==> flow/design.v <==
module display(
    input RESET,
    input CLK,
    input [7:0] DATA_IN,
    output reg [6:0] SEGMENTS,
    output reg DIGIT_SELECT
);
localparam NUM_0 = 7'b1111110;
localparam NUM_1 = 7'b0110000;
localparam NUM_2 = 7'b1101101;
localparam NUM_3 = 7'b1111001;
localparam NUM_4 = 7'b0110011;
localparam NUM_5 = 7'b1011011;
localparam NUM_6 = 7'b1011111;
localparam NUM_7 = 7'b1110000;
localparam NUM_8 = 7'b1111111;
localparam NUM_9 = 7'b1110011;
reg [21:0] COUNTER;
localparam REFRESH_RATE = 2_500_000;
always@(posedge CLK)begin
    if(RESET)
        COUNTER <= 0;
    else if(COUNTER == REFRESH_RATE)
        COUNTER <= 0;
    else
        COUNTER <= COUNTER + 1;
end
reg [7:0] TEMP_DATA;
always@(posedge CLK)begin
    if(RESET)
        TEMP_DATA <= 0;
    if(COUNTER == REFRESH_RATE - 100_000)
        TEMP_DATA <= DATA_IN;
end
wire [7:0] ABS_TEMP_DATA;
assign ABS_TEMP_DATA = (TEMP_DATA[7] == 1'b1) ? (~TEMP_DATA + 1'b1) : TEMP_DATA;
wire [3:0] tens = ABS_TEMP_DATA / 10;
wire [3:0] ones = ABS_TEMP_DATA % 10;
always@(posedge CLK)begin
    if(RESET)begin
        DIGIT_SELECT <= 0;
        SEGMENTS <= NUM_0;
    end
    else if(COUNTER == 0)begin  
        DIGIT_SELECT <= 0;
        if(ABS_TEMP_DATA > 99)begin
            SEGMENTS <= NUM_9;
        end
        else begin
            case(tens)
                0: SEGMENTS <= NUM_0;
                1: SEGMENTS <= NUM_1;
                2: SEGMENTS <= NUM_2;
                3: SEGMENTS <= NUM_3;
                4: SEGMENTS <= NUM_4;
                5: SEGMENTS <= NUM_5;
                6: SEGMENTS <= NUM_6;
                7: SEGMENTS <= NUM_7;
                8: SEGMENTS <= NUM_8;
                9: SEGMENTS <= NUM_9;
            endcase
        end
    end
    else if(COUNTER == REFRESH_RATE/2)begin  
        DIGIT_SELECT <= 1;
        if(ABS_TEMP_DATA > 99)begin
            SEGMENTS <= NUM_9;
        end
        else begin
            case(ones)
                0: SEGMENTS <= NUM_0;
                1: SEGMENTS <= NUM_1;
                2: SEGMENTS <= NUM_2;
                3: SEGMENTS <= NUM_3;
                4: SEGMENTS <= NUM_4;
                5: SEGMENTS <= NUM_5;
                6: SEGMENTS <= NUM_6;
                7: SEGMENTS <= NUM_7;
                8: SEGMENTS <= NUM_8;
                9: SEGMENTS <= NUM_9;
            endcase
        end
    end  
end
endmodule
module spi_controller(
    input RESET,
    input CLK,  
    input [3:0] OPERATION,  
    input MISO,  
    output reg CS,  
    output reg SCLK,  
    output reg MOSI,  
    output reg [7:0] DATA_OUT,  
    output reg DONE_SETUP
);
localparam REG_READ = 8'b00001011;
localparam FIFO_WRITE = 8'b00001010;
localparam X_ADDRESS_READ = 4'b0001;
localparam Y_ADDRESS_READ = 4'b0010;
localparam Z_ADDRESS_READ = 4'b0100;
localparam SETUP_WRITE = 4'b1000;
localparam SETUP_STAGE_1 = 3'b000, SETUP_STAGE_2 = 3'b001, SETUP_STAGE_3 = 3'b010,
           SETUP_STAGE_4 = 3'b011, SETUP_STAGE_5 = 3'b100, SETUP_STAGE_6 = 3'b101, 
           SETUP_STAGE_7 = 3'b110;
reg [7:0] INSTRUCTION;
reg [7:0] ADDRESS;
reg [7:0] SETUP_DATA;
reg [2:0] SETUP_STAGE;
always@(posedge CLK)begin
    if(RESET)begin
        INSTRUCTION <= 0;
        ADDRESS <= 0;
    end
    case(OPERATION)
        X_ADDRESS_READ: begin
            INSTRUCTION <= REG_READ;
            ADDRESS <= 8'b00001001;
        end
        Y_ADDRESS_READ: begin
            INSTRUCTION <= REG_READ;
            ADDRESS <= 8'b00001010;
        end
        Z_ADDRESS_READ: begin
            INSTRUCTION <= REG_READ;
            ADDRESS <= 8'b00001011;
        end
        SETUP_WRITE: begin
            INSTRUCTION <= FIFO_WRITE;
            case(SETUP_STAGE)
                SETUP_STAGE_1: begin
                    ADDRESS <= 8'h20;
                    SETUP_DATA <= 8'hFA;
                end
                SETUP_STAGE_2: begin
                    ADDRESS <= 8'h21;
                    SETUP_DATA <= 8'h00;
                end
                SETUP_STAGE_3: begin
                    ADDRESS <= 8'h23;
                    SETUP_DATA <= 8'h96;
                end
                SETUP_STAGE_4: begin
                    ADDRESS <= 8'h24;
                    SETUP_DATA <= 8'h0;
                end
                SETUP_STAGE_5: begin
                    ADDRESS <= 8'h25;
                    SETUP_DATA <= 8'h1E;
                end
                SETUP_STAGE_6: begin
                    ADDRESS <= 8'h27;
                    SETUP_DATA <= 8'h3F;
                end
                SETUP_STAGE_7: begin
                    ADDRESS <= 8'h2D;
                    SETUP_DATA <= 8'h0A;
                end
            endcase
        end
    endcase
end
reg [1:0] STATE;
localparam IDLE = 2'b00, SEND_DATA = 2'b01, RECIEVE_DATA = 2'b10, DELAY = 2'b11;
localparam SLOW_CLOCK_DIVIDE = 1221;
reg [10:0] SLOW_CLOCK_COUNTER = 0;
always@(posedge CLK)begin  
    if(RESET)begin
        SLOW_CLOCK_COUNTER <= 0;
        SCLK <= 0;
    end
    else if(STATE == SEND_DATA || STATE == RECIEVE_DATA || STATE == DELAY)begin
        SLOW_CLOCK_COUNTER <= SLOW_CLOCK_COUNTER + 1;
        if(SLOW_CLOCK_COUNTER == SLOW_CLOCK_DIVIDE)begin
            SCLK <= ~SCLK;
            SLOW_CLOCK_COUNTER <= 0;
        end
    end
    else begin
        SLOW_CLOCK_COUNTER <= 0;
        SCLK <= 0;
    end
end
reg READY;
always@(posedge CLK)begin  
    if(RESET)
        READY <= 0;
    else if(OPERATION == X_ADDRESS_READ || OPERATION == Y_ADDRESS_READ || OPERATION == Z_ADDRESS_READ)
        READY <= 1;
    else
        READY <= 0;
end
wire [15:0] MOSI_DATA = {INSTRUCTION,ADDRESS};
wire [23:0] MOSI_SETUP_DATA = {INSTRUCTION,ADDRESS,SETUP_DATA};
reg [7:0] MISO_DATA;
reg [4:0] BIT_COUNTER;
reg [3:0] SETUP_STATE;
reg [11:0] CS_DELAY;
always@(posedge CLK)begin
    if(RESET)begin
        CS <= 1;
        CS_DELAY <= 0;
        SETUP_STATE <= 0;
        DONE_SETUP <= 0;
        MISO_DATA <= 0;
        MOSI <= 0;
        BIT_COUNTER <= 0;
        STATE <= IDLE;
    end
    else if(OPERATION == SETUP_WRITE)begin
        case(STATE)
            IDLE:
                begin
                    CS <= 1;
                    MOSI <= 0;
                    MISO_DATA <= 0;
                    if(CS_DELAY == SLOW_CLOCK_DIVIDE*2)begin  
                        if(~DONE_SETUP)begin
                            BIT_COUNTER <= 23;
                            STATE <= SEND_DATA;
                            case(SETUP_STATE)
                                0: SETUP_STAGE <= SETUP_STAGE_1;
                                1: SETUP_STAGE <= SETUP_STAGE_2;
                                2: SETUP_STAGE <= SETUP_STAGE_3;
                                3: SETUP_STAGE <= SETUP_STAGE_4;
                                4: SETUP_STAGE <= SETUP_STAGE_5;
                                5: SETUP_STAGE <= SETUP_STAGE_6;
                                6: SETUP_STAGE <= SETUP_STAGE_7;
                            default: DONE_SETUP <= 1;
                            endcase
                        end
                    end
                    else begin
                        CS_DELAY <= CS_DELAY + 1;
                    end
                end
            SEND_DATA:  
                begin
                    CS <= 0;
                    if((SCLK == 1'b0) && (SLOW_CLOCK_COUNTER == SLOW_CLOCK_DIVIDE/2))begin  
                        BIT_COUNTER <= BIT_COUNTER - 1;
                        MOSI <= MOSI_SETUP_DATA[BIT_COUNTER];
                        if(BIT_COUNTER == 0)begin
                            STATE <= DELAY;
                            SETUP_STATE <= SETUP_STATE + 1;
                        end
                    end
                end
            DELAY:
                begin
                    if((SCLK == 1'b0) && (SLOW_CLOCK_COUNTER == SLOW_CLOCK_DIVIDE/2))
                    STATE <= IDLE;
                    CS_DELAY <= 0;
                end
            default: STATE <= IDLE;
        endcase
    end
    else begin
        case(STATE)
            IDLE:
                begin
                    CS <= 1;
                    MOSI <= 0;
                    MISO_DATA <= 0;
                    BIT_COUNTER <= 15;
                    if(READY)begin
                        STATE <= SEND_DATA;
                    end
                end
            SEND_DATA:  
                begin
                    CS <= 0;
                    if((SCLK == 1'b0) && (SLOW_CLOCK_COUNTER == SLOW_CLOCK_DIVIDE/2))begin  
                        BIT_COUNTER <= BIT_COUNTER - 1;
                        MOSI <= MOSI_DATA[BIT_COUNTER];
                        if(BIT_COUNTER == 0)begin
                            STATE <= RECIEVE_DATA;
                            BIT_COUNTER <= 7;
                        end
                    end
                end
            RECIEVE_DATA:  
                begin
                    if((SCLK == 1'b0) && (SLOW_CLOCK_COUNTER == SLOW_CLOCK_DIVIDE))begin  
                        BIT_COUNTER <= BIT_COUNTER - 1;
                        MISO_DATA[BIT_COUNTER] <= MISO;
                        if(BIT_COUNTER == 0)begin
                            DATA_OUT <= MISO_DATA;
                            if(~READY)  
                                STATE <= IDLE;
                            else  
                                BIT_COUNTER <= 7;
                        end
                    end
                end
            default: STATE <= IDLE;
        endcase
    end
end
endmodule
module top(
    input RESET,
    input CLK,  
    input [3:0] OPERATION,  
    input MISO,  
    output CS,  
    output SCLK,  
    output MOSI,  
    output [6:0] SEGMENTS,
    output DIGIT_SELECT,
    output DONE_SETUP
);
wire [7:0] DATA_OUT_IN;
spi_controller i1(
    .RESET(RESET),
    .CLK(CLK),
    .OPERATION(OPERATION),
    .MISO(MISO),
    .CS(CS),
    .SCLK(SCLK),
    .MOSI(MOSI),
    .DATA_OUT(DATA_OUT_IN),
    .DONE_SETUP(DONE_SETUP)
);
display i2(
    .RESET(RESET),
    .CLK(CLK),
    .DATA_IN(DATA_OUT_IN),
    .SEGMENTS(SEGMENTS),
    .DIGIT_SELECT(DIGIT_SELECT)
);
endmodule
==> Step by step through the tools: top <==
The steps from the RTL of top to its reports follow in flow order.
Line numbers count from 1 in the design file above.
Operators: Yosys type, input widths -> output width; for muxes data width and select width s.
Library cell names are shortened.
{ "setup": {"top": "top", "clk_port": "CLK", "cell_library": "sky130hd", "lib_corner": "tt_025C_1v80"} }

==> After elaboration <==
Counts by Yosys on the flattened word-level netlist (proc, flatten, opt, wreduce; memories kept). Register bits leave out memories and registers merged into their read ports (data or address). Print and check cells are left out.
{ "op_classes": {"add_sub_neg": 7, "div_mod_pow": 2, "compare": 1, "eq_ne": 56, "shifts": 4, "muxes": 55, "n_logic": 9, "reduce_logical": 41} }
{ "op_table": {"columns": ["operator", "n"], "rows": [
  ["$pmux 7 s10", 2],
  ["$div 8x4->32 const B", 1],
  ["$mod 8x4->32 const B", 1],
  ["$pmux 8 s7", 1],
  ["$mux 8", 7],
  ["$eq 4x3->1 const B", 12],
  ["$pmux 8 s6", 1],
  ["$mux 5", 9],
  ["$eq 22x22->1 const B", 2],
  ["$pmux 8 s4", 1],
  ["$pmux 8 s2", 2],
  ["$eq 4x2->1 const B", 7],
  ["$mux 7", 4],
  ["$shiftx 24x5->1", 1],
  ["$pmux 12 s2", 1],
  ["$mux 2", 12],
  ["$add 22x1->22 const B", 1],
  ["$eq 22x21->1 const B", 1],
  ["$logic_not 22->1", 1],
  ["$ne 3x3->1 const B", 7],
  ["$pmux 3 s7", 1],
  ["$eq 4x4->1 const B", 5],
  ["$shiftx 16x5->1", 1],
  ["$eq 4x1->1 const B", 4],
  ["$not 8->8", 2],
  ["$pmux 5 s3", 1],
  ["$add 12x1->12 const B", 1],
  ["$eq 12x12->1 const B", 1]
]} }
Not listed: further kinds 47, cells in them 85.
{ "word_totals": {"register_bits": 120, "out_inout_bits": 12} }

==> Depth <==
Longest topological path by Yosys (ltp), each cell counted once; first at word level (registers and memories cut), then after technology mapping (sequential cells cut; the memories' decode and read muxes count).
{ "depth": {"depth_word": 9, "ABC_AREA": 1, "mapped_depth": 39} }

==> After synthesis <==
Yosys stat after the flow's synthesis: flattened, memories mapped to cells. It holds for the ABC_AREA given above (unset counts as 0); a run with the other value may have another netlist.
Totals and module areas in this step are rounded.
{ "mapped": {"cells": 1007, "yosys_area_um2": 7100, "seq_area_um2": 2700, "ffs": 120, "buffers": 17} }
{ "types": {"columns": ["type", "n", "type_area_um2"], "rows": [
  ["dfxtp_1", 94, 1.88E+03],
  ["edfxtp_1", 26, 780.749],
  ["nand2_1", 176, 660.634],
  ["inv_1", 164, 615.59],
  ["nor2_1", 118, 442.925],
  ["a21oi_1", 67, 335.322],
  ["nand3_1", 61, 305.293],
  ["ha_1", 22, 275.264],
  ["o21ai_0", 49, 245.235],
  ["nand4_1", 32, 200.192],
  ["nor3_1", 29, 145.139],
  ["nor4_1", 20, 125.12],
  ["nand3_4", 4, 70.067],
  ["nand2_2", 11, 68.816],
  ["nand2_4", 6, 67.565],
  ["o21a_1", 9, 67.565],
  ["a31oi_1", 10, 62.56],
  ["xor2_1", 7, 61.309]
]} }
Other cell types: 35; their cells: 102.

==> Worst setup path after synthesis <==
Source: OpenSTA report_checks on the synthesized netlist (no wires, ideal clock, input and output delay 20% of the period each), path of least setup slack; recovery checks are left aside. Register names are those of the netlist, which keeps one name where synthesis merged equal registers.
{ "synth_timing": {"path_type": "register to register", "startpoint": "reg i2.TEMP_DATA[0]", "endpoint": "reg i2.SEGMENTS[3]", "clock_period_ps": 9710, "setup_time_ps": 115, "launch_ps": 0, "t_arrival_ps": 4163, "required_time_ps": 9595, "path_slack_ps": 5432, "path_delay_ps": 4278, "stages": 34, "path_buffers": 1, "synth_period_reached_ps": 4278} }
"path_delay_ps" = arrival - input delay + setup time.
"stages" counts driving pins, that of a launching flip-flop among them; a cell with two outputs on the path counts twice.
"synth_period_reached_ps" is the clock period less the worst setup slack; recovery checks do not enter. This is arithmetic on one report: input and output delays are still those of the set period (20% each).
The rows between start and end are the longest chain of elaborated cells between them; the timing report does not say that the signal goes this way. Where chains are equally long, one stands for them.
A line is the first line of the expression or statement that the cell stems from. Yosys adds cells for indexed reads and writes and turns some case tables into memories.
At most two assigning lines are given for a register; there are more.
{ "synth_between": {"cell_sequence": "edfxtp_1 > inv_2 > ha_1 > nand3_1 > nand3_1 > nand2_2 > inv_2 > nand2_1 > ha_1 > o21bai_4 > nand3_4 > a21boi_2 > nand3_1 > nand2_4 > inv_1 > ha_1 > nand4_1 > nand3_2 > buf_6 > nand2_2 > nand2_2 > ha_1 > xnor2_1 > nand2_2 > nand2_4 > nor2_2 > nand2_1 > nand2_1 > nor2_1 > nand2_1 > nand2_1 > nand2_1 > nand2_1 > nand2_1", "elab_chain_cells": 9} }
{ "synth_lines": {"columns": ["element", "line_no", "source"], "rows": [
  ["start, declared", 28, "reg [7:0] TEMP_DATA;"],
  ["start, assigned", 31, "TEMP_DATA <= 0;"],
  ["start, assigned", 33, "TEMP_DATA <= DATA_IN;"],
  ["$not 8->8", 36, "assign ABS_TEMP_DATA = (TEMP_DATA[7] == 1'b1) ? (~TEMP_DATA + 1'b1) : TEMP_DATA;"],
  ["$add 8x1->8", 36, null],
  ["$mux 8", 36, null],
  ["$mod 8x4->32", 38, "wire [3:0] ones = ABS_TEMP_DATA % 10;"],
  ["$eq 4x4->1", 70, "case(ones)"],
  ["$pmux 7 s10", 70, null],
  ["$mux 7", 66, "if(ABS_TEMP_DATA > 99)begin"],
  ["$mux 7", 64, "else if(COUNTER == REFRESH_RATE/2)begin"],
  ["$mux 7", 44, "else if(COUNTER == 0)begin"],
  ["end, assigned", 42, "SEGMENTS <= NUM_0;"],
  ["end, assigned", 47, "SEGMENTS <= NUM_9;"],
  ["end, declared", 5, "output reg [6:0] SEGMENTS,"]
]} }

==> Path in the finished layout <==
Path of least setup slack in the final report of run A (OpenROAD, finished layout, wires in). Where an end is a register, its clock arrival counts in the times.
The path's times are printed in steps of 10 ps; the period is the one set.
{ "layout_timing": {"path_type": "register to register", "startpoint": "reg i2.TEMP_DATA[0]", "endpoint": "reg i2.SEGMENTS[6]", "clock_period_ps": 8830, "setup_time_ps": 110, "launch_ps": 410, "t_arrival_ps": 5130, "required_time_ps": 9130, "path_slack_ps": 3990, "stages": 32, "path_buffers": 1} }
The rows between start and end are the longest chain of elaborated cells between them; the timing report does not say that the signal goes this way. Where chains are equally long, one stands for them.
At most two assigning lines are given for a register; there are more.
{ "layout_between": {"cell_sequence": "edfxtp_1 > inv_2 > ha_1 > nand3_1 > nand3_1 > nand2_2 > inv_2 > nand2_1 > ha_1 > o21bai_4 > nand3_4 > a21boi_2 > nand3_1 > nand2_4 > inv_1 > ha_1 > nand4_1 > nand3_2 > buf_6 > nand2_2 > nand2_2 > ha_1 > xnor2_1 > nand2_2 > nand2_4 > nor2_2 > nand2_1 > nand2_1 > nor2_1 > nand4_1 > nand2_1 > nand2_1", "elab_chain_cells": 9} }
{ "layout_lines": {"columns": ["element", "line_no", "source"], "rows": [
  ["start, declared", 28, "reg [7:0] TEMP_DATA;"],
  ["start, assigned", 31, "TEMP_DATA <= 0;"],
  ["start, assigned", 33, "TEMP_DATA <= DATA_IN;"],
  ["$not 8->8", 36, "assign ABS_TEMP_DATA = (TEMP_DATA[7] == 1'b1) ? (~TEMP_DATA + 1'b1) : TEMP_DATA;"],
  ["$add 8x1->8", 36, null],
  ["$mux 8", 36, null],
  ["$mod 8x4->32", 38, "wire [3:0] ones = ABS_TEMP_DATA % 10;"],
  ["$eq 4x4->1", 70, "case(ones)"],
  ["$pmux 7 s10", 70, null],
  ["$mux 7", 66, "if(ABS_TEMP_DATA > 99)begin"],
  ["$mux 7", 64, "else if(COUNTER == REFRESH_RATE/2)begin"],
  ["$mux 7", 44, "else if(COUNTER == 0)begin"],
  ["end, assigned", 42, "SEGMENTS <= NUM_0;"],
  ["end, assigned", 47, "SEGMENTS <= NUM_9;"],
  ["end, declared", 5, "output reg [6:0] SEGMENTS,"]
]} }

Lab notebook: top

Below are 2 stored runs of the flow (Yosys, OpenROAD; platform sky130hd) on top, each with its settings and what was measured, unordered. Constraints: input delay and output delay 20% of the set period each, output load 0.01 pF.
By "reached clock period" is meant the clock period of the run minus its worst setup slack. This is arithmetic on one report: input and output delays are still those of the set period (20% each).
"critical path time" = time allowed to the worst setup path (clock period - input delay - output delay, where it has them) - its slack; a late launch clock adds to it, a late capture clock takes from it.
By "total power after layout" is meant OpenSTA's value without simulated activity: inputs other than the clock are taken to toggle once in ten clock periods, and the tool carries that through the logic.
"critical path time" is known to 10 ps.
The measured numbers are rounded.

==> run A: settings <==
{ "period_ns": 8.83, "CORE_UTILIZATION": 57, "SETUP_SLACK_MARGIN": 1.43, "PLACE_DENSITY_LB_ADDON": 0.0, "CELL_PAD_IN_SITES_GLOBAL_PLACEMENT": 1, "TNS_END_PERCENT": 20, "ABC_AREA": 1, "GPL_TIMING_DRIVEN": 0, "GPL_ROUTABILITY_DRIVEN": 1, "CTS_CLUSTER_SIZE": 89, "SLEW_MARGIN": 35, "CAP_MARGIN": 20, "CORE_MARGIN": 2 }
==> run A: results <==
worst setup slack after layout: 4000 ps
critical path time: 4840 ps
worst setup path kind: register to register
total power after layout: 0.0018 W
synthesis area: 7100 µm²
standard-cell area after layout: 8100 µm²
reached clock period: 4837 ps
die footprint: 13000 µm²

==> run B: settings <==
{ "period_ns": 9.97, "CORE_UTILIZATION": 20, "SETUP_SLACK_MARGIN": -0.65, "CORE_ASPECT_RATIO": 1.18, "CORE_MARGIN": 7, "CELL_PAD_IN_SITES_DETAIL_PLACEMENT": 1, "SLEW_MARGIN": 15, "MIN_ROUTING_LAYER": "met2", "CAP_MARGIN": 20 }
==> run B: results <==
worst setup slack after layout: 3400 ps
critical path time: 6580 ps
worst setup path kind: register to register
total power after layout: 0.0014 W
synthesis area: 7000 µm²
standard-cell area after layout: 8200 µm²
reached clock period: 6579 ps
die footprint: 40000 µm²
